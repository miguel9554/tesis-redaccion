==> flow/design.v <==
`timescale 1ns / 1ps
module adhoc_generator#(
    parameter WIDTH = 8
)(
    input clk, srst,
    input duty_inc_coarse, duty_inc_fine,
    input duty_dec_coarse, duty_dec_fine,
    input [WIDTH-1:0] duty_coarse, duty_fine, duty_nominal, div_value,
    output reg PWM
);
    reg [WIDTH-1:0] counter     = 'd0;
    reg [WIDTH-1:0] duty_cycle  = 'd0;
    wire n_PWM;
    assign n_PWM = counter < duty_cycle ? 'b1 : 'b0;
    always @(posedge clk) begin
        if (srst) begin
            duty_cycle  <= duty_nominal;
            counter     <= 'd0;
            PWM         <= 'd1;
        end
        else begin
            counter                              <= counter >= div_value-1 ? 'd0 : counter + 1;
            PWM                                  <= n_PWM;
            if      (duty_inc_coarse) duty_cycle <= duty_cycle + duty_coarse;
            else if (duty_inc_fine)   duty_cycle <= duty_cycle + duty_fine;
            else if (duty_dec_coarse) duty_cycle <= duty_cycle - duty_coarse;
            else if (duty_dec_fine)   duty_cycle <= duty_cycle - duty_fine;
        end
    end
endmodule
`timescale 1ns / 1ps
module top(
    input clk,
    input btnU, btnD,
    input btnL, btnR,
    input [1:0] sw,
    output [1:0] led,
    output [0:0] JA
);
    wire duty_inc_coarse, duty_inc_fine, duty_dec_coarse, duty_dec_fine;
    localparam W = 8;
    reg [W-1:0] div_value = 'd10;
    reg [1:0] sw_old = 'd0;
    reg initialized = 'b0;
    reg [3:0] init_counter = 'b0;
    reg srst = 'b0;
    localparam real DUTY_CYCLE_NOMINAL = 0.5;
    localparam real DUTY_CYCLE_COARSE  = 0.1;
    localparam real DUTY_CYCLE_FINE    = 0.01;
    localparam integer DIV_VALUE_10MHZ = 10;
    localparam integer COUNTS_DUTY_NOMINAL_10MHZ    = DUTY_CYCLE_NOMINAL*DIV_VALUE_10MHZ;
    localparam integer COUNTS_DUTY_COARSE_10MHZ     = DUTY_CYCLE_COARSE *DIV_VALUE_10MHZ;
    localparam integer COUNTS_DUTY_FINE_10MHZ       = DUTY_CYCLE_FINE   *DIV_VALUE_10MHZ;
    localparam integer DIV_VALUE_5MHZ = 20;
    localparam integer COUNTS_DUTY_NOMINAL_5MHZ    = DUTY_CYCLE_NOMINAL*DIV_VALUE_5MHZ;
    localparam integer COUNTS_DUTY_COARSE_5MHZ     = DUTY_CYCLE_COARSE *DIV_VALUE_5MHZ;
    localparam integer COUNTS_DUTY_FINE_5MHZ       = 'd1;
    localparam integer DIV_VALUE_1MHZ = 100;
    localparam integer COUNTS_DUTY_NOMINAL_1MHZ    = DUTY_CYCLE_NOMINAL*DIV_VALUE_1MHZ;
    localparam integer COUNTS_DUTY_COARSE_1MHZ     = DUTY_CYCLE_COARSE *DIV_VALUE_1MHZ;
    localparam integer COUNTS_DUTY_FINE_1MHZ       = DUTY_CYCLE_FINE   *DIV_VALUE_1MHZ;
    reg [W-1:0] div_value_curr,
                counts_duty_nominal_curr,
                counts_duty_coarse_curr,
                counts_duty_fine_curr;
     always @(posedge clk) begin
        if (sw[1]) begin
            div_value_curr              <= DIV_VALUE_1MHZ;
            counts_duty_nominal_curr    <= COUNTS_DUTY_NOMINAL_1MHZ;
            counts_duty_coarse_curr     <= COUNTS_DUTY_COARSE_1MHZ;
            counts_duty_fine_curr       <= COUNTS_DUTY_FINE_1MHZ;
        end
        else if (sw[0]) begin
            div_value_curr              <= DIV_VALUE_5MHZ;
            counts_duty_nominal_curr    <= COUNTS_DUTY_NOMINAL_5MHZ;
            counts_duty_coarse_curr     <= COUNTS_DUTY_COARSE_5MHZ;
            counts_duty_fine_curr       <= COUNTS_DUTY_FINE_5MHZ;
        end
        else begin
            div_value_curr              <= DIV_VALUE_10MHZ;
            counts_duty_nominal_curr    <= COUNTS_DUTY_NOMINAL_10MHZ;
            counts_duty_coarse_curr     <= COUNTS_DUTY_COARSE_10MHZ;
            counts_duty_fine_curr       <= COUNTS_DUTY_FINE_10MHZ;
        end
        sw_old <= sw;
     end
     always @(posedge clk) begin
        if (initialized == 'b0) begin
            if (init_counter < 'd14) begin
                init_counter <= init_counter+1;
            end
            else begin
                initialized <= 'b1;
                srst <= 'b1;
            end
        end
        else begin
            if (sw_old != sw) srst <= 'b1;
        end
        if (srst) srst <= 'b0;
     end
     debounce u_debounce_inc_coarse(clk,btnU,duty_inc_coarse);
     debounce u_debounce_dec_coarse(clk,btnD,duty_dec_coarse);
     debounce u_debounce_inc_fine(clk,btnR,duty_inc_fine);
     debounce u_debounce_dec_fine(clk,btnL,duty_dec_fine);
    adhoc_generator#(.WIDTH(W))u_generator(
        .clk(clk),
        .srst(srst),
        .duty_coarse(counts_duty_coarse_curr),
        .duty_fine(counts_duty_fine_curr),
        .duty_nominal(counts_duty_nominal_curr),
        .div_value(div_value_curr),
        .duty_inc_coarse(duty_inc_coarse),
        .duty_inc_fine(duty_inc_fine),
        .duty_dec_coarse(duty_dec_coarse),
        .duty_dec_fine(duty_dec_fine),
        .PWM(JA[0])
    );
    assign led = sw;
endmodule
module debounce(
    input clk,
    input data_in,
    output data_out
);
    localparam DEBOUNCE_BITS = 23;
    reg [DEBOUNCE_BITS-1:0] debounce_counter;
    wire debounce_enable;
    wire tmp_1, tmp_2;
    always @(posedge clk) debounce_counter = debounce_counter + 'b1;
    assign debounce_enable = debounce_counter == 2**DEBOUNCE_BITS-1 ? 'b1 : 'b0;
     DFF u_DFF_inc_coarse(clk,debounce_enable,data_in,tmp_1);
     DFF u_DFF_dec_coarse(clk,debounce_enable,tmp_1,tmp_2);
     assign data_out = tmp_1 & (~ tmp_2) & debounce_enable;
endmodule
module DFF(
    input clk,
    input en,
    input D,
    output reg Q
);
    always @(posedge clk) begin
        if (en) Q <= D;
    end
endmodule
# --- From RTL to reports: top ---
# The steps from the RTL of top to its reports follow in flow order.
# Lines are those of the file above, counted from 1.
# Cell names lack the library's common part.
design:
  design: "top"
  clock: "clk"
  cell_library: "sky130hd"
  corner: "tt_025C_1v80"

# --- Word level ---
# Source: Yosys, flattened and elaborated, memories not mapped. Widths are those after wreduce. Registers that Yosys merges into a memory's read port (data or address) are not register bits. Print and check cells do not count. Equal cells are merged and count once.
op_classes:
  n_eq: 5
  n_reduce_logical: 3
  n_div: 0
  muxes: 17
  n_shift: 0
  compare: 3
  bitwise: 13
  mul: 0
  addsub: 11
ops:
  columns: ["operator", "count"]
  rows:
  - ["adder 23 x 1 -> 23 bit (second input constant)", 4]
  - ["== test 23 bit (second input constant)", 4]
  - ["two-way mux 8 bit", 5]
  - ["greater-or-equal comparator 8 x 32 -> 1 bit", 1]
  - ["adder 8 bit", 2]
  - ["subtractor 8 bit", 2]
  - ["subtractor 8 x 1 -> 9 bit (second input constant)", 1]
  - ["two-way mux 1 bit", 9]
  - ["AND 1 bit", 8]
  - ["adder 8 x 1 -> 8 bit (second input constant)", 1]
  - ["less-than comparator 8 bit", 1]
  - ["inverter 1 bit", 5]
  - ["nonzero test 5 bit", 1]
  - ["two-way mux 5 bit", 1]
  - ["adder 4 x 1 -> 4 bit (second input constant)", 1]
  - ["less-than comparator 4 bit (second input constant)", 1]
  - ["two-way mux 4 bit", 1]
  - ["inequality test 2 bit", 1]
  - ["AND reduction 2 bit", 1]
  - ["OR reduction 2 bit", 1]
  - ["two-way mux 2 bit", 1]
bits:
  output_inout_bits: 3
  wordCells: 75
  ramBits: 0
  n_memories: 0
  ff_bits: 157
  mem_bits_ro: 0
  inputBits: 7
  clocked_rd_ports_x_width: 0
  latchBits: 0

# --- Logic depth ---
# Longest topological path by Yosys (ltp), each cell counted once; first at word level (registers and memories cut), then after technology mapping (sequential cells cut; the memories' decode and read muxes count).
depth:
  word_depth: 8
  ABC_AREA: 0
  mapped_depth: 16
  mapped_depth_nobuf: 16

# --- After synthesis ---
# Yosys stat after the flow's synthesis: flattened, memories mapped to cells. It holds for the ABC_AREA given above (unset counts as 0); a run with the other value may have another netlist.
# The area totals of this step are shown rounded.
types:
  columns: ["type", "count", "type_area_um2"]
  rows:
  - ["dfxtp_1", 113, 2262.17]
  - ["edfxtp_1", 20, 600.576]
  - ["xnor2_1", 65, 569.296]
  - ["ha_1", 29, 362.848]
  - ["xor2_1", 34, 297.786]
  - ["nand3_1", 48, 240.23]
  - ["nor2_1", 38, 142.637]
  - ["nand2_1", 37, 138.883]
  - ["inv_1", 29, 108.854]
  - ["nand4_1", 14, 87.584]
  - ["and4_1", 9, 78.826]
  - ["and3_1", 11, 68.816]
  - ["a21o_1", 8, 60.058]
  - ["a21oi_1", 9, 45.043]
  - ["o21ai_0", 9, 45.043]
  - ["mux2_2", 3, 33.782]
  - ["a31oi_1", 5, 31.28]
  - ["nor3_1", 6, 30.029]
# Not listed: further types 31, cells in them 48.
mapped:
  seq_area_mm2: 0.00286
  buffers: 4
  mapped_area_mm2: 0.00564
  ffs: 133
  cells: 535
# By module: a second synthesis without flattening, with its own total; a netlist apart from the flattened one above.
unflattened:
  cells_unflattened: 597
  area_unflattened_mm2: 0.00608
# Each row is one instance without its submodules.
by_module:
  columns: ["module", "area_mm2", "mod_seq_area_mm2", "n_cells", "n_inst"]
  rows:
  - ["debounce", 0.000893, 0.00046, 83, 4]
  - ["adhoc_generator (WIDTH=8)", 0.00188, 0.00042, 229, 1]
  - ["top", 0.000394, 0.00028, 28, 1]
  - ["DFF", 0.00003, 0.00003, 1, 8]

# --- Timing after synthesis ---
# Path of least setup slack by OpenSTA after synthesis, without wires, with an ideal clock, recovery checks aside; 20% of the period is set as input and as output delay. Where synthesis merged equal registers, the netlist keeps one of their names.
synth_path:
  path_type: "reg2reg"
  from: "register u_debounce_dec_coarse.debounce_counter[0]"
  to: "register u_generator.duty_cycle[6]"
  t_required_ps: 4180
  stages: 16
  tclk_ps: 4440
  setup_ps: 260
  delay_ps: 3866
  arrival_time_ps: 3606
  t_first_pin_ps: 0
  path_slack_ps: 574
  path_buffers: 0
  period_less_setup_slack_ps: 3866
# "delay_ps" = arrival - input delay + setup time.
# "stages": output pins that drive a net of the path, with the launching flip-flop's if there is one; two outputs of one cell count as two.
# "period_less_setup_slack_ps" is the clock period less the worst setup slack; recovery checks do not enter. This is arithmetic on one report: input and output delays are still those of the set period (20% each).
# The rows between start and end are the longest chain of elaborated cells between them; the timing report does not say that the signal goes this way. Where chains are equally long, one stands for them.
# A line is the first line of the expression or statement that the cell stems from. Yosys adds cells for indexed reads and writes and turns some case tables into memories.
# At most two assigning lines are given for a register; there are more.
# Ways into the end's enable are left out, as the timed path ends at the data pin.
synth_between:
  path_cell_list: "dfxtp_1 ha_1 nand2_1 nor4_4 nand4_2 nor3b_4 mux2i_1 ha_1 a22o_1 fa_1 a21o_1 a21oi_1 a21oi_1 o2111ai_1 o31ai_2 mux2_2"
  elab_chain_len: 7
  cells_between: 7
  lines_between: 6
  classes_between: "1 x eq/ne; 5 x mux; 1 x logic"
synth_lines:
  columns: ["item", "line", "source"]
  rows:
  - ["start, declared", 127, "reg [DEBOUNCE_BITS-1:0] debounce_counter;"]
  - ["start, assigned", 130, "always @(posedge clk) debounce_counter = debounce_counter + 'b1;"]
  - ["== test 23 bit", 131, "assign debounce_enable = debounce_counter == 2**DEBOUNCE_BITS-1 ? 'b1 : 'b0;"]
  - ["two-way mux 1 bit", 131, null]
  - ["AND 1 bit", 134, "assign data_out = tmp_1 & (~ tmp_2) & debounce_enable;"]
  - ["two-way mux 8 bit", 26, "else if (duty_dec_coarse) duty_cycle <= duty_cycle - duty_coarse;"]
  - ["two-way mux 8 bit", 25, "else if (duty_inc_fine)   duty_cycle <= duty_cycle + duty_fine;"]
  - ["two-way mux 8 bit", 24, "if      (duty_inc_coarse) duty_cycle <= duty_cycle + duty_coarse;"]
  - ["two-way mux 8 bit", 16, "if (srst) begin"]
  - ["end, assigned", 17, "duty_cycle  <= duty_nominal;"]
  - ["end, assigned", 24, null]
  - ["end, declared", 12, "reg [WIDTH-1:0] duty_cycle  = 'd0;"]

# --- Timing after layout ---
# From the final timing report of run A: the path of least setup slack in the routed layout; clock arrival at registers is part of the times.
# The report prints the path's times to 10 ps; the period is as set.
layout_path:
  path_type: "reg2reg"
  from: "register u_debounce_dec_coarse.debounce_counter[0]"
  to: "register u_generator.duty_cycle[6]"
  path_buffers: 0
  tclk_ps: 6910
  t_required_ps: 7080
  setup_ps: 250
  arrival_time_ps: 4390
  t_first_pin_ps: 410
  stages: 16
  path_slack_ps: 2690
# The rows between start and end are the longest chain of elaborated cells between them; the timing report does not say that the signal goes this way. Where chains are equally long, one stands for them.
# At most two assigning lines are given for a register; there are more.
# Ways into the end's enable are left out, as the timed path ends at the data pin.
layout_between:
  path_cell_list: "dfxtp_1 ha_1 nand2_1 nor4_4 nand4_2 nor3b_4 mux2i_1 ha_1 a22o_1 fa_1 a21o_1 a21oi_1 a21oi_1 o2111ai_1 o31ai_2 mux2_2"
  elab_chain_len: 7
  cells_between: 7
  lines_between: 6
  classes_between: "1 x eq/ne; 5 x mux; 1 x logic"
layout_lines:
  columns: ["item", "line", "source"]
  rows:
  - ["start, declared", 127, "reg [DEBOUNCE_BITS-1:0] debounce_counter;"]
  - ["start, assigned", 130, "always @(posedge clk) debounce_counter = debounce_counter + 'b1;"]
  - ["== test 23 bit", 131, "assign debounce_enable = debounce_counter == 2**DEBOUNCE_BITS-1 ? 'b1 : 'b0;"]
  - ["two-way mux 1 bit", 131, null]
  - ["AND 1 bit", 134, "assign data_out = tmp_1 & (~ tmp_2) & debounce_enable;"]
  - ["two-way mux 8 bit", 26, "else if (duty_dec_coarse) duty_cycle <= duty_cycle - duty_coarse;"]
  - ["two-way mux 8 bit", 25, "else if (duty_inc_fine)   duty_cycle <= duty_cycle + duty_fine;"]
  - ["two-way mux 8 bit", 24, "if      (duty_inc_coarse) duty_cycle <= duty_cycle + duty_coarse;"]
  - ["two-way mux 8 bit", 16, "if (srst) begin"]
  - ["end, assigned", 17, "duty_cycle  <= duty_nominal;"]
  - ["end, assigned", 24, null]
  - ["end, declared", 12, "reg [WIDTH-1:0] duty_cycle  = 'd0;"]

# top through Yosys and OpenROAD on sky130hd: 2 stored runs, unordered, with their settings and measured results. The constraints put input and output delay at 20% of the set period each and load the outputs with 0.01 pF.
# "worst_setup_path_time_ps" means the part of the period allowed to the worst setup path (the constraints hold back 20% at inputs and 20% at outputs) less its slack; where the path has registers, the arrival times of their clocks count too.
# "totalPower_mw" rests on the timing tool's default activity at the inputs, not on a simulated workload.
# "worst_setup_path_time_ps" is given in steps of 10 ps.
# The measured numbers are rounded.
runs:
  - name: "run A"
    settings:
      period_ns: 6.91
      CAP_MARGIN: 20
      CORE_MARGIN: 2
      CORE_UTILIZATION: 40
      SLEW_MARGIN: 20
    results:
      yosys.chip_area_mm2: 0.00564
      die_area_mm2: 0.0151
      worst_setup_path_time_ps: 4220
      path_kind: "reg2reg"
      post_route_util_frac: 0.468
      final_hold_ws_ps: 398
      totalPower_mw: 1.66
      worstSetupSlack_ps: 2690
  - name: "run B"
    settings:
      period_ns: 5.59
      CORE_UTILIZATION: 58
      PLACE_DENSITY_LB_ADDON: 0.01
      CELL_PAD_IN_SITES_GLOBAL_PLACEMENT: 0
      GPL_TIMING_DRIVEN: 1
      GPL_ROUTABILITY_DRIVEN: 1
      CAP_MARGIN: 30
      MIN_ROUTING_LAYER: "met1"
      CORE_MARGIN: 2
      SLEW_MARGIN: 20
    results:
      worst_setup_path_time_ps: 4210
      path_kind: "reg2reg"
      yosys.chip_area_mm2: 0.00564
      die_area_mm2: 0.0105
      final_hold_ws_ps: 410
      post_route_util_frac: 0.689
      totalPower_mw: 2.06
      worstSetupSlack_ps: 1380
